==> flow/design.v <==
`timescale 1 ns/1 ns
module SAD(Go, A_Addr, A_Data, B_Addr, B_Data, C_Addr, I_RW, I_En, O_RW, O_En, Done, SAD_Out, Clk, Rst);
   input Go;
   input [7:0] A_Data, B_Data;
   output reg [14:0] A_Addr, B_Addr;
   output reg [6:0] C_Addr;
   output reg I_RW, I_En, O_RW, O_En, Done; 
   output reg [31:0] SAD_Out;
   input Clk, Rst;
   parameter S0 = 3'b000, S1 = 3'b001,
             S2 = 3'b010, S3a = 3'b011, 
             S3 = 3'b100, S4 = 3'b101;
   reg [2:0] State;
   reg [31:0] Sum;
   integer I,J,K;
   function [7:0] ABSDiff;
      input [7:0] A;
      input [7:0] B;
      if (A>B) ABSDiff = A - B;
      else ABSDiff = B - A;
   endfunction
   always @(posedge Clk) begin
      if (Rst==1'b1) begin
         A_Addr <= {15{1'b0}};
         B_Addr <= {15{1'b0}};
	 C_Addr <= {7{1'b0}};
         I_RW <= 1'b0;
         I_En <= 1'b0;
	 O_RW <= 1'b0;
         O_En <= 1'b0;
         Done <= 1'b0;
         State <= S0;
         Sum <= 32'b0;
         SAD_Out <= 32'b0;
         I <= 0;
	 J <= 0;
	 K <= 0;
      end
      else begin
         A_Addr <= {15{1'b0}};
         B_Addr <= {15{1'b0}};
	 C_Addr <= {7{1'b0}};
         I_RW <= 1'b0;
         I_En <= 1'b0;
	 O_RW <= 1'b0;
         O_En <= 1'b0;
         Done <= 1'b0;
         SAD_Out <= 32'b0;
          case (State)
               S0: begin
                    if (Go==1'b1)
                      State <= S1;
                    else
                      State <= S0;
                   end
               S1: begin
                    Sum <= 32'b0;
                    J <= 0;
                    State <= S2;
                   end
    	       S2: begin
                if (!(J==256)) begin
                   State <= S3a;
                   A_Addr <= I;
                   B_Addr <= I;
                   I_RW <= 1'b0;
                   I_En <= 1'b1; 
                 end
                 else
                   State <= S4;
                end
            S3a: 
               State <= S3;
            S3: begin
                 Sum <= Sum + ABSDiff(A_Data, B_Data);
                 I <= I + 1;
		 J <= J + 1;
                 State <= S2;
                end
            S4: begin
		if(I<=32768) begin
		   SAD_Out <= Sum;
		   C_Addr <= K;
		   K <= K + 1;
		   O_RW <= 1'b1;
        	   O_En <= 1'b1;
                   State <= S1; 
                end
		else begin
		  State <= S0;
		  Done <= 1'b1;
		end
		end
         endcase
      end
   end
 endmodule
-- From RTL to reports: SAD
What the tools print for SAD, step after step.
Lines are those of the file above, counted from 1.
Cell names lack the library's common part.
Not given: --
- design top: SAD
- clock input: Clk
- cell library: sky130hd
- timing corner: tt_025C_1v80

-- Word-level counts
Yosys after proc, flatten, opt, wreduce and memory -nomap, before mapping. Memory bits, and registers merged into a memory's read port (data or address), are not among the register bits. Print and check cells are not counted.
- noted add/sub/neg operators: 6
- magnitude comparators at 2
- bitwise operators: 3
- equal/unequal tests at 6
- noted muxes and demuxes: 12
- reductions and logical operators: 9
- operator list (cell ; number):
    parallel mux 32 bit (select 2 bit) ; 2
    adder 32 x 2 -> 32 bit (second input constant) ; 3
    equality test 32 x 10 -> 1 bit (second input constant) ; 1
    less-or-equal comparator 32 x 17 -> 1 bit (second input constant) ; 1
    adder 32 x 8 -> 32 bit ; 1
    2-to-1 mux 8 bit ; 3
    subtractor 8 bit ; 2
    parallel mux 3 bit (select 5 bit) ; 1
    greater-than comparator 8 bit ; 1
    OR reduction 2 bit ; 3
    equality test 3 x 2 -> 1 bit (second input constant) ; 2
    equality test 3 bit (second input constant) ; 2
    OR reduction 3 bit ; 2
    nonzero test 5 bit ; 1
    2-to-1 mux 1 bit ; 5
    inverter 1 bit ; 3
    equality test 3 x 1 -> 1 bit (second input constant) ; 1
    logical NOT 3 bit ; 1
    2-to-1 mux 3 bit ; 1
    AND reduction 2 bit ; 1
    nonzero test 2 bit ; 1
- word-level cells: 49
- flip-flop bits (word level) at 188
- output and inout bits at 74

-- Longest topological paths
Yosys ltp: most cells in a row. Word level: on the elaborated netlist, between registers, memories and ports. Mapped: between sequential cells and ports; inverters and the memories' decode and read muxes count.
- depth after elaboration: 6
- ABC_AREA at 1
- mapped depth at 26
- depth with buffers taken out at 26

-- Mapped cells and area
The flow's flattened synthesis, as Yosys stat reports it; memories are mapped. The netlist is that of the ABC_AREA named above (0 if unset); the other value can give another one.
- noted sequential part of the area: 3323.2 um^2
- cell area after synthesis: 8780.9 um^2
- cells in the netlist: 1315
- flip-flops: 166
- cells by type (cell ; number):
    dfxtp_1 ; 166
    nand2_1 ; 306
    nor2_1 ; 194
    inv_1 ; 191
    nand3_1 ; 91
    ha_1 ; 30
    a21oi_1 ; 71
    o21ai_0 ; 49
    nor3_1 ; 42
    nand4_1 ; 30
    xor2_1 ; 20
    buf_4 ; 19
    buf_2 ; 13
    fa_1 ; 3
    clkbuf_1 ; 15
    nor2_2 ; 9
    nor2_4 ; 5
    nor4_1 ; 9
Other cell types: 22; their cells: 52.

-- Timing after synthesis
OpenSTA on the mapped netlist: ideal clock, no wires. The path of least setup slack (recovery checks aside). Input and output delay are each 20% of the period. Register names are those of the netlist, which keeps one name where synthesis merged equal registers.
- path kind: input -> register
- start: input A_Data[0]
- end: register Sum[25]
- required time: 5276 ps
- time at the first pin at 1068 ps
- path delay at 2562 ps
- noted stages: 24
- buffers on the path: 1
- noted path slack: 1710 ps
- input delay at 1068 ps
- arrival time: 3566 ps
- clock period at 5340 ps
- synthesis period reached: 3630 ps
"path delay" = arrival - input delay + setup time.
"stages": output pins that drive a net of the path, with the launching flip-flop's if there is one; two outputs of one cell count as two.
"synthesis period reached" = period - worst setup slack (recovery checks aside). The figure is calculated, with input and output delays left at 20% of the set period.
The rows between start and end are the longest chain of elaborated cells between them; the timing report does not say that the signal goes this way. Where chains are equally long, one stands for them.
Each line given opens the expression or statement behind the cell; cells for indexed reads and writes are added by Yosys, which also makes memories of some case tables.
At most two assigning lines are given for a register; there are more.
- path through: inv_1 > ha_1 > inv_1 > fa_1 > nand3_1 > nand2_1 > nand2_1 > nand3_1 > nand2_1 > o21ai_0 > o21ai_0 > inv_1 > ha_1 > nand3_1 > nand2_1 > nand2_1 > nand2_1 > nand2_1 > nand2_1 > buf_2 > nand3_1 > nand2_1 > inv_1 > nor2_1
- cells in the longest elaborated chain: 6
- RTL lines, path after synthesis (element ; RTL line ; RTL):
    start: declaration ; 4 ; input [7:0] A_Data, B_Data;
    subtractor 8 bit ; 20 ; else ABSDiff = B - A;
    2-to-1 mux 8 bit ; 19 ; if (A>B) ABSDiff = A - B;
    2-to-1 mux 8 bit ; 49 ; case (State)
    2-to-1 mux 8 bit ; 23 ; if (Rst==1'b1) begin
    adder 32 x 8 -> 32 bit ; 75 ; Sum <= Sum + ABSDiff(A_Data, B_Data);
    parallel mux 32 bit (select 2 bit) ; 49 ;
    end: assignment ; 57 ; Sum <= 32'b0;
    end: assignment ; 75 ;
    end: declaration ; 14 ; reg [31:0] Sum;

-- Worst path after layout
From the final timing report of flow run 1: the path of least setup slack in the routed layout; clock arrival at registers is part of the times.
The report prints the path's times to 10 ps; the period is as set.
- path kind: input -> register
- start: input A_Data[0]
- end: register Sum[29]
- arrival time: 4260 ps
- noted stages: 24
- required time: 4840 ps
- buffers on the path: 1
- noted path slack: 580 ps
- clock period at 4470 ps
- time at the first pin at 890 ps
- input delay at 890 ps
The rows between start and end are the longest chain of elaborated cells between them; the timing report does not say that the signal goes this way. Where chains are equally long, one stands for them.
At most two assigning lines are given for a register; there are more.
- path through: clkdlybuf4s50_1 > inv_1 > ha_1 > inv_1 > fa_1 > nand3_1 > nand2_1 > nand2_1 > nand3_1 > nand2_1 > o21ai_0 > o21ai_0 > inv_1 > ha_1 > nand3_1 > nand2_1 > nand2_1 > nand2_1 > nand2_1 > nand2_1 > nand3_1 > nand2_1 > inv_1 > nor2_1
- cells in the longest elaborated chain: 6
- RTL lines, path post-layout (element ; RTL line ; RTL):
    start: declaration ; 4 ; input [7:0] A_Data, B_Data;
    subtractor 8 bit ; 20 ; else ABSDiff = B - A;
    2-to-1 mux 8 bit ; 19 ; if (A>B) ABSDiff = A - B;
    2-to-1 mux 8 bit ; 49 ; case (State)
    2-to-1 mux 8 bit ; 23 ; if (Rst==1'b1) begin
    adder 32 x 8 -> 32 bit ; 75 ; Sum <= Sum + ABSDiff(A_Data, B_Data);
    parallel mux 32 bit (select 2 bit) ; 49 ;
    end: assignment ; 57 ; Sum <= 32'b0;
    end: assignment ; 75 ;
    end: declaration ; 14 ; reg [31:0] Sum;

==> runs of SAD <==
Stored flow runs of SAD (2 of them; Yosys, OpenROAD, sky130hd). They differ in their settings and are not a sequence. Constraints: input delay and output delay 20% of the set period each, output load 0.01 pF.
"critical setup path time" means the part of the period allowed to the worst setup path (the constraints hold back 20% at inputs and 20% at outputs) less its slack; where the path has registers, the arrival times of their clocks count too.
"total power after layout" is the tool's figure for a default switching activity; nothing was simulated.
"critical setup path time" is given in steps of 10 ps.

Flow run 1
Settings were period_ns = 4.47; CORE_UTILIZATION = 48; PLACE_DENSITY_LB_ADDON = 0.19; ABC_AREA = 1; CTS_CLUSTER_DIAMETER = 382; CAP_MARGIN = 20; MIN_ROUTING_LAYER = met1; MAX_ROUTING_LAYER = met5; CORE_MARGIN = 2; SLEW_MARGIN = 20
- noted the synthesis area: 8780.9 um^2
- noted the total die area: 19392.0 um^2
- standard-cell area after layout: 10327.4 um^2
- smallest setup slack at 582 ps
- total negative slack on setup checks: 0 ps
- worst hold slack in the final report at 404 ps
- total power after layout at 3228 µW
- critical setup path time: 2990 ps
- class of the worst setup path: input -> register

Flow run 2
Settings were period_ns = 5.49; CORE_UTILIZATION = 43; PLACE_DENSITY = 0.58; CORE_ASPECT_RATIO = 1.0; CELL_PAD_IN_SITES_DETAIL_PLACEMENT = 2; TNS_END_PERCENT = 80; ABC_AREA = 1; CTS_CLUSTER_SIZE = 11; CAP_MARGIN = 15; CORE_MARGIN = 2; SLEW_MARGIN = 20
- no results, placement failed with DPL-0033
